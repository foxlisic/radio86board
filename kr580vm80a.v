==> flow/design.v <==
module KR580VM80ALite
(
    input               clock,
    input               reset_n,
    input               ce,
    output              m0,
    output      [15:0]  address,
    output reg  [ 7:0]  port,
    input       [ 7:0]  in,
    input       [ 7:0]  port_in,
    output reg  [ 7:0]  out,
    output reg          rd,
    output reg          we,
    output reg          port_we,
    output reg          iff1
);
assign address = sw ? cp : pc;
assign m0 = (t == 0);
localparam
    CF = 0, PF = 2, HF = 4, ZF = 6, SF = 7;
localparam
    ADD = 0, ADC = 1, SUB = 2, SBB = 3,
    AND = 4, XOR = 5, OR  = 6, CMP = 7;
reg [15:0]  pc;
reg [15:0]  bc  = 16'h10FF,
            de  = 16'hBEEF,
            hl  = 16'hFF13,
            sp  = 16'h00FF;
reg [ 7:0]  a   = 8'h9A,
            psw = 8'b00000011;
reg         sw;      
reg [15:0]  cp;      
reg [ 7:0]  opcode;  
reg [ 4:0]  t;       
reg         b;       
reg         w;       
reg [16:0]  d;       
reg [ 2:0]  n;       
wire [ 7:0] opc = t ? opcode : in;
wire [15:0] r16 =
    opc[5:4] == 2'b00 ? bc :
    opc[5:4] == 2'b01 ? de :
    opc[5:4] == 2'b10 ? hl : sp;
wire [ 7:0] op53 =
    opc[5:3] == 3'b000 ? bc[15:8] : opc[5:3] == 3'b001 ? bc[ 7:0] :
    opc[5:3] == 3'b010 ? de[15:8] : opc[5:3] == 3'b011 ? de[ 7:0] :
    opc[5:3] == 3'b100 ? hl[15:8] : opc[5:3] == 3'b101 ? hl[ 7:0] :
    opc[5:3] == 3'b110 ? in       : a;
wire [ 7:0] op20 =
    opc[2:0] == 3'b000 ? bc[15:8] : opc[2:0] == 3'b001 ? bc[ 7:0] :
    opc[2:0] == 3'b010 ? de[15:8] : opc[2:0] == 3'b011 ? de[ 7:0] :
    opc[2:0] == 3'b100 ? hl[15:8] : opc[2:0] == 3'b101 ? hl[ 7:0] :
    opc[2:0] == 3'b110 ? in       : a;
wire [15:0] pcn = pc + 1;
wire [15:0] cpn = cp + 1;
wire        m53 = opc[5:3] == 3'b110;
wire        m20 = opc[2:0] == 3'b110;
wire        daa1 = psw[HF] || a[3:0] > 9;
wire        daa2 = psw[CF] || a[7:4] > 9 || (a[7:4] >= 9 && a[3:0] > 9);
wire [3:0]  cond = {psw[SF], psw[PF], psw[CF], psw[ZF]};
wire        ccc  = (cond[ opc[5:4] ] == opc[3]) || (opc == 8'hC9) || (opc == 8'hCD);
wire [8:0]  alur =
    opc[5:3] == ADD ? a + op20 :              
    opc[5:3] == ADC ? a + op20 + psw[CF] :    
    opc[5:3] == SBB ? a - op20 - psw[CF] :    
    opc[5:3] == AND ? a & op20 :              
    opc[5:3] == XOR ? a ^ op20 :              
    opc[5:3] == OR  ? a | op20 :              
                      a - op20;               
wire sf =   alur[7];
wire zf =   alur[7:0] == 0;
wire hf =   a[4] ^ op20[4] ^ alur[4];
wire af =  (a[4] | op20[4]) & (opc[5:3] == AND);
wire pf = ~^alur[7:0];
wire cf =   alur[8];
wire [7:0] aluf =
    opc[5:3] == AND || opc[5:3] == XOR || opc[5:3] == OR ?
        {sf, zf, 1'b0, af, 1'b0, pf, 1'b1, 1'b0} :  
        {sf, zf, 1'b0, hf, 1'b0, pf, 1'b1,   cf};   
always @(posedge clock)
if (reset_n == 0) begin
    t    <= 0;         
    sw   <= 0;         
    pc   <= 16'hF800;  
    iff1 <= 0;         
    rd   <= 1;
end
else if (ce) begin
    t  <= t + 1;     
    b  <= 0;         
    w  <= 0;         
    we <= 0;         
    rd <= 0;         
    port_we <= 0;    
    if (m0) begin opcode <= in; pc <= pcn; end
    casex (opc)
    8'b0000_0000: case (t)
        3: begin t <= 0; rd <= 1; end
    endcase
    8'b00xx_0001: case (t)
        0: begin rd <= 1; end
        1: begin pc <= pcn; d[ 7:0] <= in; n <= opcode[5:4]; rd <= 1; end
        2: begin pc <= pcn; d[15:8] <= in; w <= 1; end
        9: begin t <= 0; rd <= 1; end
    endcase
    8'b00xx_1001: case (t)
        0: begin d <= hl + r16; w <= 1; n <= 2; end
        1: begin psw[CF] <= d[16]; end
        9: begin t <= 0; rd <= 1; end
    endcase
    8'b000x_0010: case (t)
        0: begin we <= 1; out <= a; cp <= r16; sw <= 1; end
        6: begin sw <= 0; t <= 0; rd <= 1; end
    endcase
    8'b000x_1010: case (t)
        0: begin cp <= r16; sw <= 1; rd <= 1; end
        1: begin b  <= 1; n <= 7; d <= in; end
        6: begin sw <= 0; t <= 0; rd <= 1; end
    endcase
    8'b0010_0010: case (t)
        0: begin rd <= 1; end
        1: begin cp[ 7:0] <= in; pc <= pcn; rd <= 1; end
        2: begin cp[15:8] <= in; pc <= pcn; sw <= 1; end
        3: begin we <= 1; out <= hl[ 7:0]; end
        4: begin we <= 1; out <= hl[15:8]; cp <= cpn; end
        15: begin sw <= 0; t <= 0; rd <= 1; end
    endcase
    8'b0010_1010: case (t)
        0: begin rd <= 1; end
        1: begin cp[ 7:0] <= in; pc <= pcn; rd <= 1; end
        2: begin cp[15:8] <= in; pc <= pcn; rd <= 1; sw <= 1; end
        3: begin d [ 7:0] <= in; rd <= 1; cp <= cpn; end
        4: begin d [15:8] <= in; w <= 1; n <= 2; sw <= 0; end
        15: begin t <= 0; rd <= 1; end
    endcase
    8'b0011_x010: case (t)
        0: begin rd <= 1; end
        1: begin cp[ 7:0] <= in; pc <= pcn; rd <= 1; end
        2: begin cp[15:8] <= in; pc <= pcn; sw <= 1; we <= ~opc[3]; rd <= opc[3]; out <= a; end
        3: begin d <= in; b <= opc[3]; n <= 7; sw <= 0; end
        12: begin t <= 0; rd <= 1; end
    endcase
    8'b00xx_x011: case (t)
        0: begin w <= 1; n <= in[5:4]; d <= in[3] ? r16 - 1 : r16 + 1; end
        4: begin t <= 0; rd <= 1; end
    endcase
    8'b00xx_x10x: case (t)
        0: begin cp <= hl; sw <= 1; rd <= 1; end
        1: begin d <= opc[0] ? op53 - 1 : op53 + 1; end
        2: begin
            psw[SF] <= d[7];
            psw[ZF] <= d[7:0] == 0;
            psw[HF] <= d[3:0] == (opc[0] ? 4'hF : 4'h0);
            psw[PF] <= ~^d[7:0];
            n   <= opc[5:3];
            b   <= ~m53;         
            we  <= m53;          
            out <= d;
        end
        4: begin sw <= 0; t <= m53 ? 5 : 0; rd <= m53 ? 0 : 1; end
        9: begin t <= 0; rd <= 1; end
    endcase
    8'b00xx_x110: case (t)
        0: begin rd <= 1; end
        1: begin
            pc  <= pcn;       
            cp  <= hl;        
            n   <= opc[5:3];  
            b   <= !m53;      
            we  <= m53;       
            sw  <= m53;       
            d   <= in;        
            out <= in;        
        end
        6: begin t <= sw ? 7 : 0; sw <= 0; rd <= sw ? 0 : 1; end
        9: begin t <= 0; rd <= 1; end
    endcase
    8'b000x_x111: case (t)
        0: begin
            b <= 1;
            n <= 7;
            case (opc[4:3])
            2'b00: d <= {a[6:0],  a[7]};     
            2'b01: d <= {a[0],    a[7:1]};   
            2'b10: d <= {a[6:0],  psw[CF]};  
            2'b11: d <= {psw[CF], a[7:1]};   
            endcase
            psw[CF] <= a[opc[3] ? 0 : 7];
        end
        3: begin t <= 0; rd <= 1; end
    endcase
    8'b0010_0111: case (t)
        0: begin d[15:8] <= (daa1 ? 6 : 0) + (daa2 ? 8'h60 : 0); end
        1: begin d[ 7:0] <= a + d[15:8]; end
        2: begin
            psw[SF] <= d[7];
            psw[ZF] <= d[7:0] == 0;
            psw[HF] <= a[4] ^ d[4] ^ d[12];
            psw[PF] <= ~^d[7:0];
            psw[CF] <= daa2 | psw[0];
            b <= 1;
            n <= 7;
        end
        3: begin t <= 0; rd <= 1; end
    endcase
    8'b0010_1111: case (t)
        0: begin d <= ~a; b <= 1; n <= 7; end
        3: begin t <= 0; rd <= 1; end
    endcase
    8'b0011_x111: case (t)
        0: begin psw[CF] <= opc[3] ? ~psw[CF] : 1'b1; end
        3: begin t <= 0; rd <= 1; end
    endcase
    8'b01xx_xxxx: case (t)
        0: begin cp <= hl; sw <= 1; rd <= m20; if (m53 && m20) pc <= pc; end
        1: begin
            n   <= opc[5:3];
            b   <= !m53;
            we  <=  m53;
            d   <= op20;
            out <= op20;
        end
        4: begin sw <= 0; t <= (m53 || m20) ? 5 : 0; rd <= (m53 || m20) ? 0 : 1; end
        6: begin t <= 0; rd <= 1; end
    endcase
    8'b10xx_xxxx: case (t)
        0: begin cp <= hl; sw <= 1; rd <= m20; end
        1: begin d  <= alur; b <= (opc[5:3] != CMP); n <= 7; psw <= aluf; end
        4: begin sw <= 0; t <= m20 ? 5 : 0; rd <= m20 ? 0 : 1; end
        6: begin t  <= 0; rd <= 1; end
    endcase
    8'b11xx_x000,
    8'b1100_1001: case (t)
        0:  begin d <= sp + 2; w <= ccc; n <= 3; sw <= 1; cp <= sp; rd <= 1; end
        1:  begin d[ 7:0] <= in; cp <= cpn; rd <= 1; end
        2:  begin d[15:8] <= in; sw <= 0; end
        4:  begin t <= ccc ? 5 : 0; rd <= ccc ? 0 : 1; end
        10: begin t <= 0; pc <= d; rd <= 1; end
    endcase
    8'b11xx_0001: case (t)
        0:  begin d <= sp + 2; w <= 1; n <= 3; sw <= 1; cp <= sp; rd <= 1; end
        1:  begin d[ 7:0] <= in; cp <= cpn; rd <= 1;end
        2:  begin d[15:8] <= in; sw <= 0; n <= opc[5:4]; w <= opc[5:4] != 3; end
        3:  begin if (opc[5:4] == 3) begin d[7:0] <= d[15:8]; psw <= d[7:0]; b <= 1; n <= 7; end end
        10: begin t <= 0; rd <= 1; end
    endcase
    8'b1110_1001: case (t)
        4: begin pc <= hl; t <= 0; rd <= 1; end
    endcase
    8'b1111_1001: case (t)
        0: begin d <= hl; w <= 1; n <= 3; end
        4: begin t <= 0; end
    endcase
    8'b11xx_x010,
    8'b1100_0011: case (t)
        0: begin rd <= 1; end
        1: begin cp[ 7:0] <= in; pc <= pcn; rd <= 1;end
        2: begin cp[15:8] <= in; pc <= pcn; end
        9: begin t <= 0; rd <= 1; if (ccc || opc[0]) pc <= cp; end
    endcase
    8'b1111_x011: case (t)
        0: begin iff1 <= opc[3]; end
        3: begin t <= 0; rd <= 1; end
    endcase
    8'b1101_0011: case (t)
        0: begin rd <= 1; end
        1: begin port <= in; port_we <= 1; out <= a; pc <= pcn; end
        9: begin t <= 0; rd <= 1; end
    endcase
    8'b1101_1011: case (t)
        0: begin rd <= 1; end
        1: begin port <= in; pc <= pcn; end
        2: begin b <= 1; n <= 7; d <= port_in; end
        9: begin t <= 0; rd <= 1; end
    endcase
    8'b1110_0011: case (t)
        0: begin sw <= 1; cp <= sp; rd <= 1; end
        1: begin d[ 7:0] <= in; cp <= cpn; rd <= 1; end
        2: begin d[15:8] <= in; w <= 1; n <= 2; cp <= hl; end
        3: begin we <= 1; out <= cp[7:0]; d[7:0] <= cp[15:8]; cp <= sp; end
        4: begin we <= 1; out <= d[7:0]; cp <= cpn; end
        17: begin sw <= 0; t <= 0; rd <= 1; end
    endcase
    8'b1110_1011: case (t)
        0: begin d <= de; n <= 2; w <= 1; cp <= hl; end
        1: begin d <= cp; n <= 1; w <= 1; end
        3: begin t <= 0; rd <= 1; end
    endcase
    8'b11xx_x100,
    8'b1100_1101: case (t)
        0: begin rd <= 1; end
        1: begin d[ 7:0] <= in; pc <= pcn; rd <= 1; end
        2: begin d[15:8] <= in; pc <= pcn; end
        3: begin we <= ccc; out <= pc[ 7:0]; sw <= 1; cp <= sp - 2; end
        4: begin we <= ccc; out <= pc[15:8]; cp <= cpn; end
        5: begin if (ccc) pc <= d[15:0]; end
        6: begin w <= ccc; d <= sp - 2; n <= 3; end
        10: begin t <= ccc ? 11 : 0; rd <= ccc ? 0 : 1;end
        16: begin t <= 0; rd <= 1; end
    endcase
    8'b11xx_0101: case (t)
        0: begin d <= sp - 2; w <= 1; n <= 3; sw <= 1; cp <= sp - 2; end
        1: begin d <= opc[5:4] == 2'b11 ? {a, (psw & 8'b11010101) | 2'b10} : r16; end
        2: begin we <= 1; out <= d[ 7:0]; end
        3: begin we <= 1; out <= d[15:8]; cp <= cpn; end
        10: begin sw <= 0; t <= 0; rd <= 1; end
    endcase
    8'b11xx_x110: case (t)
        0: begin rd <= 1; end
        1: begin d <= alur; pc <= pcn; b <= (opc[5:3] != CMP); n <= 7; psw <= aluf; end
        6: begin t <= 0; end
    endcase
    8'b11xx_x111: case (t)
        1: begin we <= 1; d <= sp - 2; n <= 3; w <= 1; cp <= sp - 2; sw <= 1; out <= pc[7:0]; end
        2: begin we <= 1; out <= pc[15:8]; cp <= cpn; pc <= {opc[5:3], 3'b000}; end
        10: begin sw <= 0; t <= 0; rd <= 1; end
    endcase
    endcase
end
always @(posedge clock)
if (reset_n && ce) begin
    if (b)
    case (n)
    0: bc[15:8] <= d[7:0]; 1: bc[ 7:0] <= d[7:0];  
    2: de[15:8] <= d[7:0]; 3: de[ 7:0] <= d[7:0];  
    4: hl[15:8] <= d[7:0]; 5: hl[ 7:0] <= d[7:0];  
    7:  a       <= d[7:0];
    endcase
    if (w)
    case (n)
    2'b00: bc <= d[15:0];
    2'b01: de <= d[15:0];
    2'b10: hl <= d[15:0];
    2'b11: sp <= d[15:0];
    endcase
end
endmodule
### Step by step through the tools: KR580VM80ALite

Tool output for the design above, in the order of the flow.
Line numbers count from 1 in the design file above.
Operators carry their Yosys type and port widths (W data, S select, Z words).
Cell names lack the library's common part.
Not given: --

| design | value |
|---|---|
| design top | KR580VM80ALite |
| clock | clock |
| library | sky130hd |
| timing corner | tt_025C_1v80 |

### Word-level counts

Source: Yosys, flattened and elaborated, memories not mapped. Widths are those after wreduce. Registers that Yosys merges into a memory's read port (data or address) are not register bits. Print and check cells do not count.

| storage and ports | value |
|---|---|
| latch bits | 0 |
| register bits after elaboration | 165 |
| bits of input ports | 19 |
| ROM bits | 0 |
| RAM bits | 0 |
| word-level cells | 606 |
| memories kept | 0 |
| word width x clocked read ports | 0 |
| output and inout bits | 37 |

| operators by class | value |
|---|---|
| reductions and logical operators | 101 |
| equal/unequal tests | 151 |
| divide/modulo/power cells | 0 |
| multipliers | 0 |
| bitwise operators | 14 |
| muxes and demuxes | 288 |
| $lt $le $gt $ge | 3 |
| $add $sub $neg | 16 |
| shift operators | 2 |

Operators by type and width:

| operator | number |
|---|---|
| $mux W8 | 77 |
| $pmux W8 S2 | 26 |
| $pmux W8 S11 | 3 |
| $mux W16 | 15 |
| $pmux W8 S19 | 1 |
| $pmux W8 S18 | 1 |
| $pmux W16 S8 | 1 |
| $ne A2 B1 Y1 const B | 40 |
| $mux W1 | 76 |
| $eq A8 B8 Y1 const B | 9 |
| $pmux W8 S3 | 3 |
| $pmux W5 S14 | 1 |
| $mux W3 | 22 |
| $pmux W16 S2 | 2 |
| $pmux W5 S2 | 6 |
| $ne A3 B1 Y1 const B | 18 |
| $mux W9 | 6 |
| $reduce_or A2 Y1 | 24 |
| $reduce_or A3 Y1 | 16 |
| $pmux W3 S16 | 1 |
| $mux W5 | 9 |
| $reduce_and A14 Y1 | 3 |
| $eq A5 B5 Y1 const B | 7 |
| $pmux W1 S2 | 17 |
| $mux W17 | 2 |
| $add A16 B1 Y16 const B | 2 |
| $eq A8 B6 Y1 const B | 4 |
| $pmux W8 S4 | 1 |

Not listed: further kinds 93, cells in them 182.

### Logic depth

Depth = most cells in a row (Yosys ltp): at word level without a register or memory, in the mapped netlist without a sequential cell, where the memories' decode and read muxes count.

| logic depth | value |
|---|---|
| depth after elaboration | 21 |
| ABC_AREA | 0 |
| gate-level depth with buffers | 32 |
| mapped depth without buffers | 26 |

### Mapped cells and area

Source: synth_stat.txt of the flow (Yosys; design flattened, memories mapped). It holds for the ABC_AREA given above (unset counts as 0); a run with the other value may have another netlist.

| mapped netlist | value |
|---|---|
| cell count | 3051 |
| flip-flops | 165 |
| chip area (Yosys) | 22833.1 um^2 |
| sequential part of the area | 4714.5 um^2 |

Cells by type:

| type | number |
|---|---|
| edfxtp_1 | 141 |
| nand2_1 | 367 |
| a21oi_1 | 263 |
| ha_1 | 90 |
| nor2_1 | 265 |
| o21ai_0 | 192 |
| xnor2_1 | 97 |
| mux2i_1 | 84 |
| clkbuf_1 | 203 |
| mux2_2 | 56 |
| nand3_1 | 114 |
| dfxtp_1 | 24 |
| a221oi_1 | 52 |
| a211oi_1 | 54 |
| a22oi_1 | 52 |
| nor3_1 | 71 |
| xor2_1 | 39 |
| o211ai_1 | 43 |

Other cell types: 91; their cells: 844.

### Worst setup path after synthesis

OpenSTA on the mapped netlist: ideal clock, no wires. The path of least setup slack (recovery checks aside). Input and output delay are each 20% of the period. Register names are those of the netlist, which keeps one name where synthesis merged equal registers.

| timing path after synthesis | value |
|---|---|
| path kind | input port to flip-flop |
| start | in in[0] |
| end | reg psw[2] |
| delay of the path | 5.343 ns |
| driving pins on the path | 24 |
| setup slack | -0.008 ns |
| clock period | 6.67 ns |
| library setup time | 0.264 ns |
| time at the first pin | 1.334 ns |
| arrival time | 6.413 ns |
| synthesis period reached | 6.678 ns |

"delay of the path" = arrival - input delay + setup time.
"driving pins on the path" counts driving pins, that of a launching flip-flop among them; a cell with two outputs on the path counts twice.
"synthesis period reached" is the clock period less the worst setup slack; recovery checks do not enter. This is arithmetic on one report: input and output delays are still those of the set period (20% each).
The rows between start and end are the longest chain of elaborated cells between them; the timing report does not say that the signal goes this way. Where chains are equally long, one stands for them.
A line is the first line of the expression or statement that the cell stems from. Yosys adds cells for indexed reads and writes and turns some case tables into memories.
At most two assigning lines are given for a register; there are more.
Ways into the end's enable are left out, as the timed path ends at the data pin.

| between the ends, after synthesis | value |
|---|---|
| cell sequence | clkbuf_1 buf_1 nand2_1 mux2i_1 nand2_1 buf_2 a211o_1 a31oi_1 inv_1 ha_1 clkbuf_1 xor2_1 a2111o_1 a211oi_1 nand3b_1 xnor2_1 a2bb2oi_1 nor2_1 a211oi_1 ha_1 xor2_1 xnor2_1 a22oi_1 o21ai_0 |
| length of the longest elaborated chain | 20 |

Ends and longest elaborated chain, after synthesis:

| element | RTL line | text |
|---|---|---|
| from (decl) | 9 | `input       [ 7:0]  in,` |
| $mux W8 | 39 | `wire [ 7:0] opc = t ? opcode : in;` |
| $eq A3 B3 Y1 | 53 | `opc[2:0] == 3'b110 ? in       : a;` |
| $mux W8 | 53 |  |
| $mux W8 (2 in a row) | 52 | `opc[2:0] == 3'b100 ? hl[15:8] : opc[2:0] == 3'b101 ? hl[ 7:0] :` |
| $mux W8 (2 in a row) | 51 | `opc[2:0] == 3'b010 ? de[15:8] : opc[2:0] == 3'b011 ? de[ 7:0] :` |
| $mux W8 (2 in a row) | 50 | `opc[2:0] == 3'b000 ? bc[15:8] : opc[2:0] == 3'b001 ? bc[ 7:0] :` |
| $sub A8 B8 Y9 | 69 | `a - op20;` |
| (+3 left out) | -- |  |
| $mux W9 | 65 | `opc[5:3] == SBB ? a - op20 - psw[CF] :` |
| $mux W9 | 64 | `opc[5:3] == ADC ? a + op20 + psw[CF] :` |
| $mux W9 | 63 | `opc[5:3] == ADD ? a + op20 :` |
| $reduce_xnor A8 Y1 | 74 | `wire pf = ~^alur[7:0];` |
| $mux W5 | 77 | `opc[5:3] == AND \|\| opc[5:3] == XOR \|\| opc[5:3] == OR ?` |
| $mux W1 | 226 | `8'b10xx_xxxx: case (t)` |
| $pmux W1 S3 | 96 | `casex (opc)` |
| to (assign) | 154 | `psw[PF] <= ~^d[7:0];` |
| to (assign) | 199 | `psw[PF] <= ~^d[7:0];` |
| to (decl) | 30 | `psw = 8'b00000011;` |

### Timing after layout

Path of least setup slack in the final report of run 1 (OpenROAD, finished layout, wires in). Where an end is a register, its clock arrival counts in the times.

| timing path after layout | value |
|---|---|
| path kind | input port to flip-flop |
| start | in in[0] |
| end | reg psw[2] |
| setup slack | 2.07 ns |
| library setup time | 0.26 ns |
| driving pins on the path | 25 |
| time at the first pin | 2.52 ns |
| arrival time | 10.81 ns |
| clock period | 12.6 ns |

The rows between start and end are the longest chain of elaborated cells between them; the timing report does not say that the signal goes this way. Where chains are equally long, one stands for them.
At most two assigning lines are given for a register; there are more.
Ways into the end's enable are left out, as the timed path ends at the data pin.

| between the ends, after layout | value |
|---|---|
| cell sequence | clkdlybuf4s50_1 clkbuf_1 buf_1 nand2_1 mux2i_2 nand2_1 buf_2 a211o_1 a31oi_1 inv_1 ha_1 clkbuf_1 xor2_1 a2111o_1 a211oi_1 nand3b_1 xnor2_1 a2bb2oi_1 nor2_1 a211oi_2 ha_1 xor2_1 xnor2_1 a22oi_1 o21ai_0 |
| length of the longest elaborated chain | 20 |

Ends and longest elaborated chain, after layout:

| element | RTL line | text |
|---|---|---|
| from (decl) | 9 | `input       [ 7:0]  in,` |
| $mux W8 | 39 | `wire [ 7:0] opc = t ? opcode : in;` |
| $eq A3 B3 Y1 | 53 | `opc[2:0] == 3'b110 ? in       : a;` |
| $mux W8 | 53 |  |
| $mux W8 (2 in a row) | 52 | `opc[2:0] == 3'b100 ? hl[15:8] : opc[2:0] == 3'b101 ? hl[ 7:0] :` |
| $mux W8 (2 in a row) | 51 | `opc[2:0] == 3'b010 ? de[15:8] : opc[2:0] == 3'b011 ? de[ 7:0] :` |
| $mux W8 (2 in a row) | 50 | `opc[2:0] == 3'b000 ? bc[15:8] : opc[2:0] == 3'b001 ? bc[ 7:0] :` |
| $sub A8 B8 Y9 | 69 | `a - op20;` |
| (+3 left out) | -- |  |
| $mux W9 | 65 | `opc[5:3] == SBB ? a - op20 - psw[CF] :` |
| $mux W9 | 64 | `opc[5:3] == ADC ? a + op20 + psw[CF] :` |
| $mux W9 | 63 | `opc[5:3] == ADD ? a + op20 :` |
| $reduce_xnor A8 Y1 | 74 | `wire pf = ~^alur[7:0];` |
| $mux W5 | 77 | `opc[5:3] == AND \|\| opc[5:3] == XOR \|\| opc[5:3] == OR ?` |
| $mux W1 | 226 | `8'b10xx_xxxx: case (t)` |
| $pmux W1 S3 | 96 | `casex (opc)` |
| to (assign) | 154 | `psw[PF] <= ~^d[7:0];` |
| to (assign) | 199 | `psw[PF] <= ~^d[7:0];` |
| to (decl) | 30 | `psw = 8'b00000011;` |

Hand-over note for KR580VM80ALite

Design KR580VM80ALite on sky130hd. What follows are 2 stored runs of the flow, each under its own settings; their order means nothing. The constraints put input and output delay at 20% of the set period each and load the outputs with 0.01 pF.
"clock period reached" means the clock period less the worst setup slack. The figure is calculated, with input and output delays left at 20% of the set period.
"time on the worst setup path" means the part of the period allowed to the worst setup path (the constraints hold back 20% at inputs and 20% at outputs) less its slack; where the path has registers, the arrival times of their clocks count too.
"total power after layout": no workload was simulated; the value follows from the tool's default switching activity.
Settings: . = not set for that run.
Among the results, . means that no value is shown for the run.

| run | period_ns | CORE_UTILIZATION | PLACE_DENSITY_LB_ADDON | CORE_ASPECT_RATIO | GPL_TIMING_DRIVEN | GPL_ROUTABILITY_DRIVEN | CTS_CLUSTER_SIZE | CTS_CLUSTER_DIAMETER | SLEW_MARGIN | CAP_MARGIN | CORE_MARGIN | SETUP_SLACK_MARGIN | CELL_PAD_IN_SITES_GLOBAL_PLACEMENT | MIN_ROUTING_LAYER | total power after layout (mW) | time on the worst setup path (ns) | type of the worst setup path | post-route utilization (%) | clock period reached (ns) | worst setup slack after layout (ns) | area of the standard cells in the finished layout (um^2) | worst-case hold slack (ns) | full die area (um^2) | post-synthesis cell area (um^2) | setup total negative slack (ns) |
|---|---|---|---|---|---|---|---|---|---|---|---|---|---|---|---|---|---|---|---|---|---|---|---|---|---|
| run 1 | 12.6 | 29 | 0.21 | 0.6 | 0 | 1 | 20 | 337 | 35 | 20 | 2 | . | . | . | 5.307 | 8.01 | input port to flip-flop | 33.6 | 10.530 | 2.070 | 26072.5 | 0.466 | 81069.4 | 22833.1 | 0.000 |
| run 2 | 8.23 | 50 | 0.08 | 1.11 | . | . | 72 | . | 20 | 20 | 7 | 0.65 | 2 | met2 | . | . | . | . | . | . | . | . | . | . | . |

Run 2: no results, routing failed with GRT-0116

End of note.
