==> flow/design.v <==
module de0
(
    input              RESET_N,
    input              CLOCK_50,
    input              CLOCK2_50,
    input              CLOCK3_50,
    input              CLOCK4_50,
    output             DRAM_CKE,
    output             DRAM_CLK,
    output      [1:0]  DRAM_BA,
    output      [12:0] DRAM_ADDR,
    inout       [15:0] DRAM_DQ,
    output             DRAM_CAS_N,
    output             DRAM_RAS_N,
    output             DRAM_WE_N,
    output             DRAM_CS_N,
    output             DRAM_LDQM,
    output             DRAM_UDQM,
    inout       [35:0] GPIO_0,
    inout       [35:0] GPIO_1,
    output      [6:0]  HEX0,
    output      [6:0]  HEX1,
    output      [6:0]  HEX2,
    output      [6:0]  HEX3,
    output      [6:0]  HEX4,
    output      [6:0]  HEX5,
    input       [3:0]  KEY,
    output      [9:0]  LEDR,
    inout              PS2_CLK,
    inout              PS2_DAT,
    inout              PS2_CLK2,
    inout              PS2_DAT2,
    output             SD_CLK,
    inout              SD_CMD,
    inout       [3:0]  SD_DATA,
    input       [9:0]  SW,
    output      [3:0]  VGA_R,
    output      [3:0]  VGA_G,
    output      [3:0]  VGA_B,
    output             VGA_HS,
    output             VGA_VS
);
assign SD_DATA[0] = 1'bZ;
assign DRAM_CKE  = 1;    
assign DRAM_CS_N = 0;    
assign DRAM_DQ = 16'hzzzz;
assign GPIO_0  = 36'hzzzzzzzz;
assign GPIO_1  = 36'hzzzzzzzz;
assign HEX0 = 7'b1111111;
assign HEX1 = 7'b1111111;
assign HEX2 = 7'b1111111;
assign HEX3 = 7'b1111111;
assign HEX4 = 7'b1111111;
assign HEX5 = 7'b1111111;
wire locked;
wire clock_25;
pll PLL0
(
    .clkin     (CLOCK_50),
    .m25       (clock_25),
    .m50       (clock_50),
    .m100      (clock_100),
    .locked    (locked)
);
assign {VGA_R, VGA_G, VGA_B} = {{4{r}}, {4{g}}, {4{b}}};
vg75 VideoAdapter
(
    .clock  (clock_25),
    .r      (r),
    .g      (g),
    .b      (b),
    .hs     (VGA_HS),
    .vs     (VGA_VS),
);
endmodule
module vg75
(
    input               clock,           
    input               reset_n,         
    output reg          r,
    output reg          g,
    output reg          b,
    output              hs,
    output              vs,
    input      [15:0]   cpu_address,
    input      [ 7:0]   cpu_out,
    input               cpu_we,
    input               cpu_rd,
    output reg [15:0]   address,         
    output reg [10:0]   font_address,    
    input       [7:0]   in,              
    input       [7:0]   font_in          
);
localparam
    hz_visible = 640, vt_visible = 400,
    hz_front   = 16,  vt_front   = 12,
    hz_sync    = 96,  vt_sync    = 2,
    hz_back    = 48,  vt_back    = 35,
    hz_whole   = 800, vt_whole   = 449;
localparam
    LOAD_CURSOR = 1,
    DISPLAY_OFF = 2;
assign hs = x  < (hz_back + hz_visible + hz_front);  
assign vs = y >= (vt_back + vt_visible + vt_front);  
wire        xmax = (x == hz_whole - 1);
wire        ymax = (y == vt_whole - 1);
wire        vis  = (x >= hz_back && x < hz_visible + hz_back && y >= vt_back && y < vt_visible + vt_back);
reg  [10:0] x    = 0;
reg  [10:0] y    = 0;
reg  [ 2:0] cnt_xfine;   
reg  [ 3:0] cnt_yfine;   
reg  [ 6:0] cnt_x;       
reg  [ 5:0] cnt_y;       
reg         flash;       
reg  [ 5:0] frame;       
reg  [ 7:0] mask;        
reg         display;
reg  [ 2:0] cmd;
reg  [ 2:0] cmd_cnt;
reg  [ 6:0] cursor_x;
reg  [ 5:0] cursor_y;
reg  [15:0] base_address;
reg  [ 2:0] sym_height;
reg  [ 1:0] sym_gap;
wire [ 7:0] cursor_area =
    (cursor_x == cnt_x && cursor_y == cnt_y) &&
    (flash && cnt_yfine > sym_height) ?
        8'hFF : 8'h00;
always @(negedge clock)
if (reset_n == 0) begin
    base_address <= 16'hE6A0;
    sym_height   <= 7;  
    sym_gap      <= 2;  
    cursor_x     <= 0;
    cursor_y     <= 0;
    display      <= 1;
end
else begin
    x <= xmax ?         0 : x + 1;
    y <= xmax ? (ymax ? 0 : y + 1) : y;
    if (xmax && ymax) begin
        frame <= (frame == 29) ? 0 : frame + 1;
        if (frame == 29) flash <= ~flash;
    end
    {r, g, b} <= display & vis & mask[5 - cnt_xfine] ? 3'b111 : 3'b000;
    if (x >= hz_back + 74 && x < hz_back + 79 + (80*6) && y >= vt_back + 50 && cnt_y < 30) begin
        cnt_xfine <= cnt_xfine + 1;
        case (cnt_xfine)
        0: begin address      <= cnt_x + (80*cnt_y) + base_address; end
        1: begin font_address <= {in, cnt_yfine[2:0]}; end
        5: begin
            mask      <= (cnt_yfine > sym_height ? cursor_area : font_in);
            cnt_xfine <= 0;
            cnt_x     <= cnt_x + 1;
        end
        endcase
    end
    else begin
        cnt_xfine <= 0;
        cnt_x     <= 0;
        mask      <= 0;
        if (xmax) begin
            if (y >= vt_back + 50 && cnt_y < 30) begin
                cnt_yfine <= (cnt_yfine == (sym_height + sym_gap) ? 0 : cnt_yfine + 1);
                if (cnt_yfine == (sym_height + sym_gap)) cnt_y <= cnt_y + 1;
            end
            if (ymax) begin cnt_y <= 0; cnt_yfine <= 0; end
        end
    end
    if (cpu_we) begin
        if (cpu_address == 16'hC001) begin
            casex (cpu_out)
            8'b001x_xxxx: begin cmd <= DISPLAY_OFF; cmd_cnt <= 0; display <= |cpu_out[4:0]; end
            8'b1000_0000: begin cmd <= LOAD_CURSOR; cmd_cnt <= 0; end
            endcase
        end
        else if (cpu_address == 16'hC000) begin
            case (cmd)
                LOAD_CURSOR: case (cmd_cnt)
                0: begin cmd_cnt <= 1; cursor_x <= cpu_out; end
                1: begin cmd_cnt <= 0; cursor_y <= cpu_out; end
                endcase
            endcase
        end
    end
end
endmodule
==> Step by step through the tools: vg75 <==
The steps from the RTL of vg75 to its reports follow in flow order.
Lines are those of the file above, counted from 1.
Operators: Yosys type, input widths -> output width; for muxes data width and select width s.
Library cell names are shortened.
{ "setup": {"top_module": "vg75", "clk_port": "clock", "library": "sky130hd", "lib_corner": "tt_025C_1v80"} }

==> Elaborated design <==
Yosys after proc, flatten, opt, wreduce and memory -nomap, before mapping. Memory bits, and registers merged into a memory's read port (data or address), are not among the register bits. Print and check cells are not counted.
{ "bits": {"ff_bits": 107, "in_bits": 44, "out_inout_bits": 32, "elab_cells": 113} }
{ "classes": {"addsub": 10, "n_mul": 1, "cmp": 11, "equal": 16, "shifts": 1, "muxes": 15, "bitwise": 5, "n_reduce_logical": 35} }
{ "op_table": {"columns": ["op", "count"], "rows": [
  ["$lt 11x10->1 const B", 3],
  ["$eq 16x16->1 const B", 2],
  ["$mul 3x6->9 const A", 1],
  ["$mux 8", 3],
  ["$add 11x1->11 const B", 2],
  ["$ge 11x6->1 const B", 2],
  ["$ge 11x7->1 const B", 2],
  ["$add 14x16->16 const B", 1],
  ["$reduce_and 5->1", 3],
  ["$mux 3", 5],
  ["$add 7x13->14", 1],
  ["$eq 3x1->1 const B", 4],
  ["$reduce_and 3->1", 4],
  ["$add 6x1->6 const B", 2],
  ["$pmux 3 s2", 2],
  ["$mux 6", 2],
  ["$logic_and 1x1->1", 11],
  ["$eq 11x10->1 const B", 1],
  ["$ge 11x9->1 const B", 1],
  ["$lt 11x9->1 const B", 1],
  ["$eq 11x9->1 const B", 1],
  ["$reduce_bool 2->1", 5],
  ["$reduce_and 4->1", 2],
  ["$shiftx 8x4->1", 1],
  ["$eq 8x8->1 const B", 1],
  ["$mux 4", 2],
  ["$add 7x1->7 const B", 1],
  ["$eq 7x7->1", 1]
]} }
Other operator kinds: 20; their cells: 27.

==> Longest topological paths <==
Longest topological path by Yosys (ltp), each cell counted once; first at word level (registers and memories cut), then after technology mapping (sequential cells cut; the memories' decode and read muxes count).
{ "logic_depth": {"word_depth": 7, "abc_area": 0, "mapped_depth": 11, "depth_no_buf": 11} }

==> After synthesis <==
Source: synth_stat.txt of the flow (Yosys; design flattened, memories mapped). It holds for the ABC_AREA given above (unset counts as 0); a run with the other value may have another netlist.
Totals and module areas in this step are rounded.
{ "by_type": {"columns": ["cell", "count", "type_area_um2"], "rows": [
  ["edfxtp_1", 85, 2.55E+03],
  ["ha_1", 30, 375.36],
  ["dfxtp_1", 17, 340.326],
  ["xnor2_1", 33, 289.027],
  ["nor2_1", 45, 168.912],
  ["mux2i_1", 16, 160.154],
  ["xor2_1", 15, 131.376],
  ["nor2b_1", 20, 125.12],
  ["nand3_1", 20, 100.096],
  ["inv_1", 25, 93.84],
  ["nand2_1", 24, 90.086],
  ["a21oi_1", 17, 85.082],
  ["o21ai_0", 16, 80.077],
  ["nand2b_1", 10, 62.56],
  ["mux4_2", 2, 45.043],
  ["nand4_1", 7, 43.792],
  ["nand4b_1", 5, 43.792],
  ["fa_1", 2, 40.038]
]} }
Other cell types: 38; their cells: 81.
{ "synth_totals": {"stdcells": 470, "area_um2": 5450, "sequential_area_um2": 2890, "flip_flops": 102, "n_buf": 17} }

Subject: flow runs of vg75

Hi,

Design vg75 on sky130hd. What follows are 2 stored runs of the flow, each under its own settings; their order means nothing. The constraints put input and output delay at 20% of the set period each and load the outputs with 0.01 pF.
"overall power" is the tool's figure for a default switching activity; nothing was simulated.
The results are shown rounded.

==> entry A: settings <==
{ "period_ns": 6.89, "CORE_UTILIZATION": 66, "PLACE_DENSITY": 0.93, "TNS_END_PERCENT": 65, "GPL_TIMING_DRIVEN": 0, "GPL_ROUTABILITY_DRIVEN": 1, "CTS_CLUSTER_DIAMETER": 239, "MAX_ROUTING_LAYER": "met4", "CAP_MARGIN": 20, "CORE_MARGIN": 2, "SLEW_MARGIN": 20 }
==> entry A: results <==
full die area: 8990 um^2
worst hold slack: 0.493 ns
standard-cell area of the final layout: 6930 um^2
overall power: 0.00146 W
synthesized cell area: 5450 um^2
setup slack of the worst path: 0.090 ns
utilization: 85.6%
total negative slack on setup checks: 0.000 ns

==> entry B: settings <==
{ "period_ns": 4.36, "CAP_MARGIN": 20, "CORE_MARGIN": 2, "CORE_UTILIZATION": 40, "SLEW_MARGIN": 20 }
==> entry B: results <==
full die area: 14600 um^2
worst hold slack: 0.476 ns
standard-cell area of the final layout: 7390 um^2
overall power: 0.00237 W
synthesized cell area: 5450 um^2
setup slack of the worst path: -0.296 ns
utilization: 55.8%
total negative slack on setup checks: -0.296 ns

Regards
